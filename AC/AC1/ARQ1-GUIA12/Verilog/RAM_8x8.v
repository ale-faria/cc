==> flow/design.v <==
module RAM_2x8 (
    input wire CLK,
    input wire R_W,               
    input wire [0:0] ADDR,        
    input wire CLR,               
    input wire [7:0] DATA_IN,     
    output reg [7:0] DATA_OUT     
);
    reg [7:0] RAM_0;              
    reg [7:0] RAM_1;              
    always @(posedge CLK or posedge CLR) begin
        if (CLR) begin
            RAM_0 <= 8'b0;        
            RAM_1 <= 8'b0;        
        end else if (R_W) begin
            if (ADDR == 1'b0)
                RAM_0 <= DATA_IN;  
            else
                RAM_1 <= DATA_IN;  
        end
    end
    always @(negedge CLK) begin
        if (!R_W) begin
            if (ADDR == 1'b0)
                DATA_OUT <= RAM_0;  
            else
                DATA_OUT <= RAM_1;  
        end else begin
            DATA_OUT <= 8'bx;       
        end
    end
endmodule
module RAM_4x8 (
    input wire CLK,
    input wire R_W,               
    input wire [1:0] ADDR,        
    input wire CLR,               
    input wire [7:0] DATA_IN,     
    output reg [7:0] DATA_OUT     
);
    reg [7:0] RAM_0_DATA_OUT;
    reg [7:0] RAM_1_DATA_OUT;
    RAM_2x8 RAM_0 (
        .CLK(CLK),
        .R_W(R_W),
        .ADDR(ADDR[0]),           
        .CLR(CLR),
        .DATA_IN(DATA_IN),
        .DATA_OUT(RAM_0_DATA_OUT)
    );
    RAM_2x8 RAM_1 (
        .CLK(CLK),
        .R_W(R_W),
        .ADDR(ADDR[0]),           
        .CLR(CLR),
        .DATA_IN(DATA_IN),
        .DATA_OUT(RAM_1_DATA_OUT)
    );
    always @(*) begin
        if (ADDR[1] == 1'b0)
            DATA_OUT = RAM_0_DATA_OUT;   
        else
            DATA_OUT = RAM_1_DATA_OUT;   
    end
endmodule
module RAM_8x8 (
    input wire CLK,
    input wire R_W,               
    input wire [2:0] ADDR,        
    input wire CLR,               
    input wire [7:0] DATA_IN,     
    output reg [7:0] DATA_OUT     
);
    wire [7:0] RAM_0_DATA_OUT;
    wire [7:0] RAM_1_DATA_OUT;
    RAM_4x8 RAM_0 (
        .CLK(CLK),
        .R_W(R_W),
        .ADDR(ADDR[1:0]),          
        .CLR(CLR),
        .DATA_IN(DATA_IN),
        .DATA_OUT(RAM_0_DATA_OUT)
    );
    RAM_4x8 RAM_1 (
        .CLK(CLK),
        .R_W(R_W),
        .ADDR(ADDR[1:0]),          
        .CLR(CLR),
        .DATA_IN(DATA_IN),
        .DATA_OUT(RAM_1_DATA_OUT)
    );
    always @(*) begin
        if (ADDR[2] == 1'b0)
            DATA_OUT = RAM_0_DATA_OUT;   
        else
            DATA_OUT = RAM_1_DATA_OUT;   
    end
endmodule
* Tool chain data of RAM_8x8 *
The steps from the RTL of RAM_8x8 to its reports follow in flow order.
Lines are those of the file above, counted from 1.
Cell names lack the library's common part.
The mark n/a stands for no value.

design
  top module = RAM_8x8
  clock = CLK
  standard-cell library = sky130hd
  timing corner = tt_025C_1v80

* Elaborated design *
Source: Yosys, flattened and elaborated, memories not mapped. Widths are those after wreduce. Registers that Yosys merges into a memory's read port (data or address) are not register bits. Print and check cells do not count. Equal cells are merged and count once.

cells by class
  multiplexer cells = 2
  bitwise logic cells = 1
  reductions and logical operators = 2

operators with widths
  kind                 count
  two-way mux 8 bit    2
  AND reduction 2 bit  2
  inverter 1 bit       1

word-level totals
  bits in registers = 24
  output and inout port bits = 8
  word-level cells = 8

* Longest topological paths *
Depth = most cells in a row (Yosys ltp): at word level without a register or memory, in the mapped netlist without a sequential cell, where the memories' decode and read muxes count.

logic depth
  depth in word-level cells = 2
  ABC_AREA = 1
  mapped depth = 5
  gate-level depth less buffers = 4

* Netlist *
Yosys stat after the flow's synthesis: flattened, memories mapped to cells. It holds for the ABC_AREA given above (unset counts as 0); a run with the other value may have another netlist.

synthesis totals
  mapped cells = 106
  cell area after synthesis = 972.2 µm²
  flip-flops = 24

cells by type
  cell type  count
  dfrtp_1    16
  nand2_1    56
  dfxtp_1    8
  nand3_1    12
  buf_6      4
  nand3_2    4
  buf_12     1
  inv_8      1
  nand2_4    1
  inv_1      2
  nand2_2    1

## Implementation results

Top module RAM_8x8; platform sky130hd; tools Yosys and OpenROAD; 2 stored runs in no particular order. Input and output delays are each 20% of the period that was set; the output load is 0.01 pF.
"finish__power__total" rests on the timing tool's default activity at the inputs, not on a simulated workload.

settings of record 1
{
  "period_ns": 1.47,
  "CORE_UTILIZATION": 41,
  "PLACE_DENSITY": 0.36,
  "CORE_ASPECT_RATIO": 0.56,
  "ABC_AREA": 1,
  "CTS_CLUSTER_SIZE": 88,
  "CTS_CLUSTER_DIAMETER": 350,
  "CAP_MARGIN": 20,
  "CORE_MARGIN": 2,
  "SLEW_MARGIN": 20
}
report of record 1
yosys chip area after synthesis (um^2): 972.2
finish__design__die__area: 2793.2
finish__design__instance__area__stdcell: 1271.2
finish__design__instance__utilization: 0.5582
finish__timing__setup__ws: -0.308
finish__timing__setup__tns: -2.391
finish__timing__hold__ws: 0.311
finish__power__total: 1.496e-03

settings of record 2
{
  "period_ns": 2.06,
  "CORE_UTILIZATION": 71,
  "CAP_MARGIN": 20,
  "CORE_MARGIN": 2,
  "SLEW_MARGIN": 20
}
report of record 2: did not finish, cts, DPL-0038
